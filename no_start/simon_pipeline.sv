==> flow/design.v <==
module simon_key( 
  input[63 : 0] keytext,
  input  rst, clk,
  output reg [31:0][15:0] key
);
    wire [15:0] c;
    wire [61:0] z;
	reg [5:0] counter;
    reg [15:0] temp0;
    reg [15:0] temp1;
    reg [15:0] temp2;
    reg [15:0] temp3;
    reg [15:0] temp4;
	reg [15:0] temp5;
	reg [15:0] temp_out;
	reg [5:0]  z_c; 
	reg [5:0] key_counter;
    assign c = 16'hfffc;
	assign z = 62'b01100111000011010100100010111110110011100001101010010001011111;
always @( posedge clk )
begin
    if (!rst)  
      begin
         counter <= 'b0;
	     temp0 <= 'b0;
	     temp1 <= 'b0;
	     temp2 <= 'b0;
	     temp3 <= 'b0;
      end
    else if(counter == 28) 
	begin 
       key[key_counter] <= temp_out;
	   counter <= 'b0;
    end
    else if (counter == 0)
	begin
     temp0 <= keytext[63:48];
	 temp1 <= keytext[47:32];
	 temp2 <= keytext[31:16];
	 temp3 <= keytext[15:0];
	 key[0] <= keytext[63:48];
	 key[1] <= keytext[47:32];
	 key[2] <= keytext[31:16];
	 key[3] <= keytext[15:0];
	 counter <= counter+1;
    end   
    else
    begin
    key[key_counter] <= temp_out;
	temp0 <= temp1;
	temp1 <= temp2;
	temp2 <= temp3;
	temp3 <= temp_out;
	counter <= counter +1;
	end
end
always_comb
begin
    key_counter = counter+3;
    if (counter == 0)
	z_c = counter;
    else z_c = counter-1;   
	temp4 = {temp3[2:0],temp3[15:3]};
	temp4 = temp4 ^ temp1;
	temp5 = temp4 ^ {temp4[0],temp4[15:1]};
	temp_out = temp0 ^ temp5 ^ (c ^ z[z_c]);
end
endmodule
module simon_pipeline(
  input [31:0] plaintext,
  input clk,rst,
  input [63:0] keytext,
  output reg [31:0] ciphertext
 );
reg [31:0][15:0] key;  
simon_key key_generate(
  .clk(clk),
  .rst(rst),
  .keytext(keytext),
  .key(key)
);
reg [15:0] in_low1; reg [15:0] in_high1; reg [15:0] out_low1; reg [15:0] out_high1;
reg [15:0] in_low2; reg [15:0] in_high2; reg [15:0] out_low2; reg [15:0] out_high2;
reg [15:0] in_low3; reg [15:0] in_high3; reg [15:0] out_low3; reg [15:0] out_high3;
reg [15:0] in_low4; reg [15:0] in_high4; reg [15:0] out_low4; reg [15:0] out_high4;
reg [15:0] in_low5; reg [15:0] in_high5; reg [15:0] out_low5; reg [15:0] out_high5;
reg [15:0] in_low6; reg [15:0] in_high6; reg [15:0] out_low6; reg [15:0] out_high6;
reg [15:0] in_low7; reg [15:0] in_high7; reg [15:0] out_low7; reg [15:0] out_high7;
reg [15:0] in_low8; reg [15:0] in_high8; reg [15:0] out_low8; reg [15:0] out_high8;
reg [15:0] in_low9; reg [15:0] in_high9; reg [15:0] out_low9; reg [15:0] out_high9;
reg [15:0] in_low10; reg [15:0] in_high10; reg [15:0] out_low10; reg [15:0] out_high10;
reg [15:0] in_low11; reg [15:0] in_high11; reg [15:0] out_low11; reg [15:0] out_high11;
reg [15:0] in_low12; reg [15:0] in_high12; reg [15:0] out_low12; reg [15:0] out_high12;
reg [15:0] in_low13; reg [15:0] in_high13; reg [15:0] out_low13; reg [15:0] out_high13;
reg [15:0] in_low14; reg [15:0] in_high14; reg [15:0] out_low14; reg [15:0] out_high14;
reg [15:0] in_low15; reg [15:0] in_high15; reg [15:0] out_low15; reg [15:0] out_high15;
reg [15:0] in_low16; reg [15:0] in_high16; reg [15:0] out_low16; reg [15:0] out_high16;
reg [15:0] in_low17; reg [15:0] in_high17; reg [15:0] out_low17; reg [15:0] out_high17;
reg [15:0] in_low18; reg [15:0] in_high18; reg [15:0] out_low18; reg [15:0] out_high18;
reg [15:0] in_low19; reg [15:0] in_high19; reg [15:0] out_low19; reg [15:0] out_high19;
reg [15:0] in_low20; reg [15:0] in_high20; reg [15:0] out_low20; reg [15:0] out_high20;
reg [15:0] in_low21; reg [15:0] in_high21; reg [15:0] out_low21; reg [15:0] out_high21;
reg [15:0] in_low22; reg [15:0] in_high22; reg [15:0] out_low22; reg [15:0] out_high22;
reg [15:0] in_low23; reg [15:0] in_high23; reg [15:0] out_low23; reg [15:0] out_high23;
reg [15:0] in_low24; reg [15:0] in_high24; reg [15:0] out_low24; reg [15:0] out_high24;
reg [15:0] in_low25; reg [15:0] in_high25; reg [15:0] out_low25; reg [15:0] out_high25;
reg [15:0] in_low26; reg [15:0] in_high26; reg [15:0] out_low26; reg [15:0] out_high26;
reg [15:0] in_low27; reg [15:0] in_high27; reg [15:0] out_low27; reg [15:0] out_high27;
reg [15:0] in_low28; reg [15:0] in_high28; reg [15:0] out_low28; reg [15:0] out_high28;
reg [15:0] in_low29; reg [15:0] in_high29; reg [15:0] out_low29; reg [15:0] out_high29;
reg [15:0] in_low30; reg [15:0] in_high30; reg [15:0] out_low30; reg [15:0] out_high30;
reg [15:0] in_low31; reg [15:0] in_high31; reg [15:0] out_low31; reg [15:0] out_high31;
reg [15:0] in_low32; reg [15:0] in_high32; reg [15:0] out_low32; reg [15:0] out_high32;
always @ (posedge clk)
begin
  if (!rst)
    begin
      in_low1  <= 0;
      in_high1 <= 0;
    end
  else
      begin
            in_high1 <= plaintext[31:16];
            in_low1 <= plaintext[15:0];
            in_low2  <= out_low1;    in_low3  <= out_low2;
            in_high2 <= out_high1;   in_high3 <= out_high2;
            in_low4  <= out_low3;    in_low5  <= out_low4;
            in_high4 <= out_high3;   in_high5 <= out_high4;
            in_low6  <= out_low5;    in_low7  <= out_low6;
            in_high6 <= out_high5;   in_high7 <= out_high6;
            in_low8  <= out_low7;    in_low9  <= out_low8;
            in_high8 <= out_high7;   in_high9 <= out_high8;
            in_low10  <= out_low9;    in_low11  <= out_low10;
            in_high10 <= out_high9;   in_high11 <= out_high10;
            in_low12  <= out_low11;    in_low13  <= out_low12;
            in_high12 <= out_high11;   in_high13 <= out_high12;
            in_low14  <= out_low13;    in_low15  <= out_low14;
            in_high14 <= out_high13;   in_high15 <= out_high14;
            in_low16  <= out_low15;    in_low17  <= out_low16;
            in_high16 <= out_high15;   in_high17 <= out_high16;
            in_low18  <= out_low17;    in_low19  <= out_low18;
            in_high18 <= out_high17;   in_high19 <= out_high18;
            in_low20  <= out_low19;    in_low21  <= out_low20;
            in_high20 <= out_high19;   in_high21 <= out_high20;
            in_low22  <= out_low21;    in_low23  <= out_low22;
            in_high22 <= out_high21;   in_high23 <= out_high22;
            in_low24  <= out_low23;    in_low25  <= out_low24;
            in_high24 <= out_high23;   in_high25 <= out_high24;
            in_low26  <= out_low25;    in_low27  <= out_low26;
            in_high26 <= out_high25;   in_high27 <= out_high26;
            in_low28  <= out_low27;    in_low29  <= out_low28;
            in_high28 <= out_high27;   in_high29 <= out_high28;
            in_low30  <= out_low29;    in_low31  <= out_low30;
            in_high30 <= out_high29;   in_high31 <= out_high30;
            in_low32  <= out_low31;    ciphertext[15:0]<= out_high32;
            in_high32 <= out_high31;   ciphertext[31:16] <= out_low32;
      end
end  
single_block E1(        
  .in_low(in_low1),
  .in_high(in_high1),
  .out_low(out_low1),
  .out_high(out_high1),
  .in_key(key[0])
);
single_block E2(        
  .in_low(in_low2),
  .in_high(in_high2),
  .out_low(out_low2),
  .out_high(out_high2),
  .in_key(key[1])
);
single_block E3(
  .in_low(in_low3),
  .in_high(in_high3),
  .out_low(out_low3),
  .out_high(out_high3),
  .in_key(key[2])
);
single_block E4(
  .in_low(in_low4),
  .in_high(in_high4),
  .out_low(out_low4),
  .out_high(out_high4),
  .in_key(key[3])
);
single_block E5(
  .in_low(in_low5),
  .in_high(in_high5),
  .out_low(out_low5),
  .out_high(out_high5),
  .in_key(key[4])
);
single_block E6(
  .in_low(in_low6),
  .in_high(in_high6),
  .out_low(out_low6),
  .out_high(out_high6),
  .in_key(key[5])
);
single_block E7(
  .in_low(in_low7),
  .in_high(in_high7),
  .out_low(out_low7),
  .out_high(out_high7),
  .in_key(key[6])
);
single_block E8(
  .in_low(in_low8),
  .in_high(in_high8),
  .out_low(out_low8),
  .out_high(out_high8),
  .in_key(key[7])
);
single_block E9(
  .in_low(in_low9),
  .in_high(in_high9),
  .out_low(out_low9),
  .out_high(out_high9),
  .in_key(key[8])
);
single_block E10(
  .in_low(in_low10),
  .in_high(in_high10),
  .out_low(out_low10),
  .out_high(out_high10),
  .in_key(key[9])
);
single_block E11(
  .in_low(in_low11),
  .in_high(in_high11),
  .out_low(out_low11),
  .out_high(out_high11),
  .in_key(key[10])
);
single_block E12(
  .in_low(in_low12),
  .in_high(in_high12),
  .out_low(out_low12),
  .out_high(out_high12),
  .in_key(key[11])
);
single_block E13(
  .in_low(in_low13),
  .in_high(in_high13),
  .out_low(out_low13),
  .out_high(out_high13),
  .in_key(key[12])
);
single_block E14(
  .in_low(in_low14),
  .in_high(in_high14),
  .out_low(out_low14),
  .out_high(out_high14),
  .in_key(key[13])
);
single_block E15(
  .in_low(in_low15),
  .in_high(in_high15),
  .out_low(out_low15),
  .out_high(out_high15),
  .in_key(key[14])
);
single_block E16(
  .in_low(in_low16),
  .in_high(in_high16),
  .out_low(out_low16),
  .out_high(out_high16),
  .in_key(key[15])
);
single_block E17(
  .in_low(in_low17),
  .in_high(in_high17),
  .out_low(out_low17),
  .out_high(out_high17),
  .in_key(key[16])
);
single_block E18(
  .in_low(in_low18),
  .in_high(in_high18),
  .out_low(out_low18),
  .out_high(out_high18),
  .in_key(key[17])
);
single_block E19(
  .in_low(in_low19),
  .in_high(in_high19),
  .out_low(out_low19),
  .out_high(out_high19),
  .in_key(key[18])
);
single_block E20(
  .in_low(in_low20),
  .in_high(in_high20),
  .out_low(out_low20),
  .out_high(out_high20),
  .in_key(key[19])
);
single_block E21(
  .in_low(in_low21),
  .in_high(in_high21),
  .out_low(out_low21),
  .out_high(out_high21),
  .in_key(key[20])
);
single_block E22(
  .in_low(in_low22),
  .in_high(in_high22),
  .out_low(out_low22),
  .out_high(out_high22),
  .in_key(key[21])
);
single_block E23(
  .in_low(in_low23),
  .in_high(in_high23),
  .out_low(out_low23),
  .out_high(out_high23),
  .in_key(key[22])
);
single_block E24(
  .in_low(in_low24),
  .in_high(in_high24),
  .out_low(out_low24),
  .out_high(out_high24),
  .in_key(key[23])
);
single_block E25(
  .in_low(in_low25),
  .in_high(in_high25),
  .out_low(out_low25),
  .out_high(out_high25),
  .in_key(key[24])
);
single_block E26(
  .in_low(in_low26),
  .in_high(in_high26),
  .out_low(out_low26),
  .out_high(out_high26),
  .in_key(key[25])
);
single_block E27(
  .in_low(in_low27),
  .in_high(in_high27),
  .out_low(out_low27),
  .out_high(out_high27),
  .in_key(key[26])
);
single_block E28(
  .in_low(in_low28),
  .in_high(in_high28),
  .out_low(out_low28),
  .out_high(out_high28),
  .in_key(key[27])
);
single_block E29(
  .in_low(in_low29),
  .in_high(in_high29),
  .out_low(out_low29),
  .out_high(out_high29),
  .in_key(key[28])
);
single_block E30(
  .in_low(in_low30),
  .in_high(in_high30),
  .out_low(out_low30),
  .out_high(out_high30),
  .in_key(key[29])
);
single_block E31(
  .in_low(in_low31),
  .in_high(in_high31),
  .out_low(out_low31),
  .out_high(out_high31),
  .in_key(key[30])
);
single_block E32(
  .in_low(in_low32),
  .in_high(in_high32),
  .out_low(out_low32),
  .out_high(out_high32),
  .in_key(key[31])
);
endmodule
module single_block(
  input [15:0] in_low,
  input [15:0] in_high,
  input [15:0] in_key,
  output reg [15:0] out_low,
  output reg [15:0] out_high
);
reg [15:0] temp1;
reg [15:0] temp2;
always @(in_low,in_high,in_key)
  begin
    temp1 = {in_high[14:0],in_high[15]}&{in_high[7:0],in_high[15:8]};
    temp2 = temp1 ^ in_low ^ {in_high[13:0],in_high[15:14]};
    out_low = in_high;
    out_high = temp2 ^ in_key;
  end
endmodule
[From RTL to reports: simon_pipeline]
The steps from the RTL of simon_pipeline to its reports follow in flow order.
Line numbers count from 1 in the design file above.
The mark - stands for no value.
Inputs
  top module: simon_pipeline
  clock: clk
  standard-cell library: sky130hd
  corner: tt_025C_1v80

[Word level]
Counts by Yosys on the flattened word-level netlist (proc, flatten, opt, wreduce; memories kept). Register bits leave out memories and registers merged into their read ports (data or address). Print and check cells are left out. Cells with the same type and inputs are merged into one.
Storage and ports
  flip-flop bits (word level): 1638
  bits of input ports: 98
  output and inout bits: 32
  elaborated cells: 231
Cells by class
  add/subtract/negate cells: 4
  equality and inequality tests: 2
  shift-type cells: 3
  multiplexer cells: 11
  bitwise gates (word level): 136
  reduce/logical cells: 3
Operator list (count)
  bitwise XOR 16 bit: 100
  AND 16 bit: 32
  variable shift 16 x 33 -> 512 bit: 1
  variable shift 16 x 33 -> 512 bit (first input constant): 1
  AND 512 bit: 1
  bitwise OR 512 bit: 1
  NOT 512 bit: 1
  two-way mux 512 bit: 1
  two-way mux 448 bit: 1
  two-way mux 16 bit: 8
  indexed select 62 x 6 -> 1 bit (first input constant): 1
  negator 10 -> 33 bit: 1
  adder 6 x 1 -> 6 bit (second input constant): 1
  subtractor 6 x 1 -> 6 bit (second input constant): 1
  adder 6 x 2 -> 6 bit (second input constant): 1
  equality test 6 x 5 -> 1 bit (second input constant): 1
  logical NOT 6 bit: 1
  two-way mux 6 bit: 1
  != test 2 x 1 -> 1 bit (second input constant): 1
  AND reduction 2 bit: 1
  OR reduction 2 bit: 1
  NOT 1 bit: 1

[Depth]
Longest topological path by Yosys (ltp), each cell counted once; first at word level (registers and memories cut), then after technology mapping (sequential cells cut; the memories' decode and read muxes count).
Depth
  depth after elaboration: 8
  ABC_AREA: 0
  mapped depth: 19

[Synthesis result]
Yosys stat after the flow's synthesis: flattened, memories mapped to cells. It holds for the ABC_AREA given above (unset counts as 0); a run with the other value may have another netlist.
The area totals of this step are shown rounded.
Mapped netlist
  cell count: 4911
  cell area after synthesis: 73300 um2
  sequential area: 48200 um2
  flip-flops: 1638
  buffers: 141
Cells by type
  sky130_fd_sc_hd__edfxtp_1: count 1536, area in all 4.61E+04 um2
  sky130_fd_sc_hd__xnor2_1: count 1578, area in all 1.38E+04 um2
  sky130_fd_sc_hd__mux2_2: count 382, area in all 4.3E+03 um2
  sky130_fd_sc_hd__nand2_1: count 725, area in all 2721.36 um2
  sky130_fd_sc_hd__dfxtp_1: count 102, area in all 2.04E+03 um2
  sky130_fd_sc_hd__mux2i_1: count 61, area in all 610.586 um2
  sky130_fd_sc_hd__mux2_4: count 30, area in all 450.432 um2
  sky130_fd_sc_hd__mux2_1: count 38, area in all 427.91 um2
  sky130_fd_sc_hd__a31oi_1: count 62, area in all 387.872 um2
  sky130_fd_sc_hd__o21ai_0: count 69, area in all 345.331 um2
  sky130_fd_sc_hd__clkbuf_1: count 82, area in all 307.795 um2
  sky130_fd_sc_hd__and2_1: count 34, area in all 212.704 um2
  sky130_fd_sc_hd__buf_2: count 42, area in all 210.202 um2
  sky130_fd_sc_hd__xor2_1: count 15, area in all 131.376 um2
  sky130_fd_sc_hd__buf_6: count 11, area in all 123.869 um2
  sky130_fd_sc_hd__ha_1: count 8, area in all 100.096 um2
  sky130_fd_sc_hd__nand3_2: count 7, area in all 70.067 um2
  sky130_fd_sc_hd__nor4_4: count 3, area in all 63.811 um2
Other cell types: 47; their cells: 126.
By module: a second synthesis without flattening, with its own total; a netlist apart from the flattened one above.
Unflattened totals
  cells (unflattened synthesis): 4945
  area (unflattened synthesis): 79900 um2
Rows give one instance, submodules left out.
Modules
  simon_pipeline: instances 1, cells 1091, area 31600 um2, sequential area 31400 um2
  simon_key: instances 1, cells 1806, area 26500 um2, sequential area 16800 um2
  single_block: instances 32, cells 64, area 681 um2, sequential area 0.0 um2

[Path before layout]
Path of least setup slack by OpenSTA after synthesis, without wires, with an ideal clock, recovery checks aside; 20% of the period is set as input and as output delay. Where synthesis merged equal registers, the netlist keeps one of their names.
Timing path after synthesis
  kind: input to register
  start: in rst
  end: reg key_generate.key
  period: 28900 ps
  input delay: 5780 ps
  setup time: 1270 ps
  launch time at the first pin: 5780 ps
  arrival: 24578 ps
  data required time: 27630 ps
  path slack: 3051 ps
  delay of the path: 20068 ps
  driving pins on the path: 3
  buffers on the path: 1
  synthesis period reached: 25849 ps
"delay of the path" is the arrival time less input delay plus setup time.
"driving pins on the path" counts driving pins, that of a launching flip-flop among them; a cell with two outputs on the path counts twice.
"synthesis period reached" = period - worst setup slack (recovery checks aside). The figure is calculated, with input and output delays left at 20% of the set period.
Where an end lacks its bit number, it is one bit of the signal, or one of the new flip-flops if synthesis recoded a state register.
The rows between start and end are the longest chain of elaborated cells between them; the timing report does not say that the signal goes this way. Where chains are equally long, one stands for them.
A line is the first line of the expression or statement that the cell stems from. Yosys adds cells for indexed reads and writes and turns some case tables into memories.
Between the ends, after synthesis
  path through: sky130_fd_sc_hd__inv_1 -> sky130_fd_sc_hd__clkbuf_1 -> sky130_fd_sc_hd__nor2_1
  cells in the longest elaborated chain: 1
RTL lines, path after synthesis
  start: declaration: line 71  | input clk,rst,
  AND reduction 2 bit
  end: assignment: line 32  | key[key_counter] <= temp_out;
  end: assignment: line 49  | key[key_counter] <= temp_out;
  end: declaration: line 4  | output reg [31:0][15:0] key

[Worst path after layout]
Path of least setup slack in the final report of job 2 (OpenROAD, finished layout, wires in). Where an end is a register, its clock arrival counts in the times.
The path's times are printed in steps of 10 ps; the period is the one set.
Timing path post-layout
  kind: input to register
  start: in rst
  end: reg in_high31[8]
  period: 15900 ps
  input delay: 3180 ps
  setup time: 370 ps
  launch time at the first pin: 3180 ps
  arrival: 6540 ps
  data required time: 16310 ps
  path slack: 9770 ps
  driving pins on the path: 5
  buffers on the path: 5
Between the ends, post-layout
  path through: sky130_fd_sc_hd__buf_8 -> sky130_fd_sc_hd__buf_4 -> sky130_fd_sc_hd__buf_6 -> sky130_fd_sc_hd__buf_4 -> sky130_fd_sc_hd__buf_6
  cells in the longest elaborated chain: 0
RTL lines, path post-layout
  start: declaration: line 71  | input clk,rst,
  end: assignment: line 154  | in_high30 <= out_high29;   in_high31 <= out_high30;
  end: declaration: line 112  | reg [15:0] in_low31; reg [15:0] in_high31; reg [15:0] out_low31; reg [15:0] out_high31;

==> runs of simon_pipeline <==
Top module simon_pipeline; platform sky130hd; tools Yosys and OpenROAD; 2 stored runs in no particular order. Input and output delays are each 20% of the period that was set; the output load is 0.01 pF.
"achieved clock period" = clock period - worst setup slack. The figure is calculated, with input and output delays left at 20% of the set period.
"power": no workload was simulated; the value follows from the tool's default switching activity.
Measured values are rounded.

Job 1
==> flow/run.sh <==
#!/bin/bash
# the make line also repeats the synthesis and layout settings of config.mk as NAME=value (left out here)
make -C /OpenROAD-flow-scripts/flow DESIGN_CONFIG=/design/flow/config.mk WORK_HOME=/design/flow/orfs CLKGATE_MAP_FILE= finish
==> flow/config.mk <==
export PLATFORM = sky130hd
export DESIGN_NAME = simon_pipeline
export DESIGN_NICKNAME = simon_pipeline
export VERILOG_FILES = /design/flow/design.v
export SDC_FILE = /design/flow/constraint.sdc
export NUM_CORES = 4
export LEC_CHECK = 0
export ABC_AREA = 0
export CAP_MARGIN = 5
export CELL_PAD_IN_SITES_DETAIL_PLACEMENT = 2
export CELL_PAD_IN_SITES_GLOBAL_PLACEMENT = 1
export CORE_MARGIN = 2
export CORE_UTILIZATION = 63
export CTS_CLUSTER_DIAMETER = 398
export CTS_CLUSTER_SIZE = 71
export GPL_ROUTABILITY_DRIVEN = 1
export GPL_TIMING_DRIVEN = 0
export PLACE_DENSITY_LB_ADDON = 0.16
export SETUP_SLACK_MARGIN = -0.47
export SLEW_MARGIN = 10
export TNS_END_PERCENT = 15
==> flow/constraint.sdc <==
create_clock -name core_clock -period 33.3 [get_ports {clk}]
set_input_delay 6.6600 -clock core_clock [delete_from_list [all_inputs] [get_ports {clk}]]
set_output_delay 6.6600 -clock core_clock [all_outputs]
set_load 0.01 [all_outputs]

==> results of job 1 <==
did not finish, placement stopped with DPL-0033

Job 2
==> flow/run.sh <==
#!/bin/bash
# the make line also repeats the synthesis and layout settings of config.mk as NAME=value (left out here)
make -C /OpenROAD-flow-scripts/flow DESIGN_CONFIG=/design/flow/config.mk WORK_HOME=/design/flow/orfs CLKGATE_MAP_FILE= finish
==> flow/config.mk <==
export PLATFORM = sky130hd
export DESIGN_NAME = simon_pipeline
export DESIGN_NICKNAME = simon_pipeline
export VERILOG_FILES = /design/flow/design.v
export SDC_FILE = /design/flow/constraint.sdc
export NUM_CORES = 4
export LEC_CHECK = 0
export ABC_AREA = 0
export CAP_MARGIN = 20
export CORE_ASPECT_RATIO = 0.54
export CORE_MARGIN = 2
export CORE_UTILIZATION = 33
export GPL_ROUTABILITY_DRIVEN = 1
export PLACE_DENSITY_LB_ADDON = 0.22
export SETUP_SLACK_MARGIN = 0.38
export SLEW_MARGIN = 30
==> flow/constraint.sdc <==
create_clock -name core_clock -period 15.9 [get_ports {clk}]
set_input_delay 3.1800 -clock core_clock [delete_from_list [all_inputs] [get_ports {clk}]]
set_output_delay 3.1800 -clock core_clock [all_outputs]
set_load 0.01 [all_outputs]

==> results of job 2 <==
chip area after synthesis (Yosys): 73300 um2
die area: 226000 um2
standard-cell area of the final layout: 83300 um2
worst setup slack after layout: 9770 ps
total negative slack: 0 ps
worst hold slack: 479 ps
power: 17900 uW
achieved clock period: 6126 ps
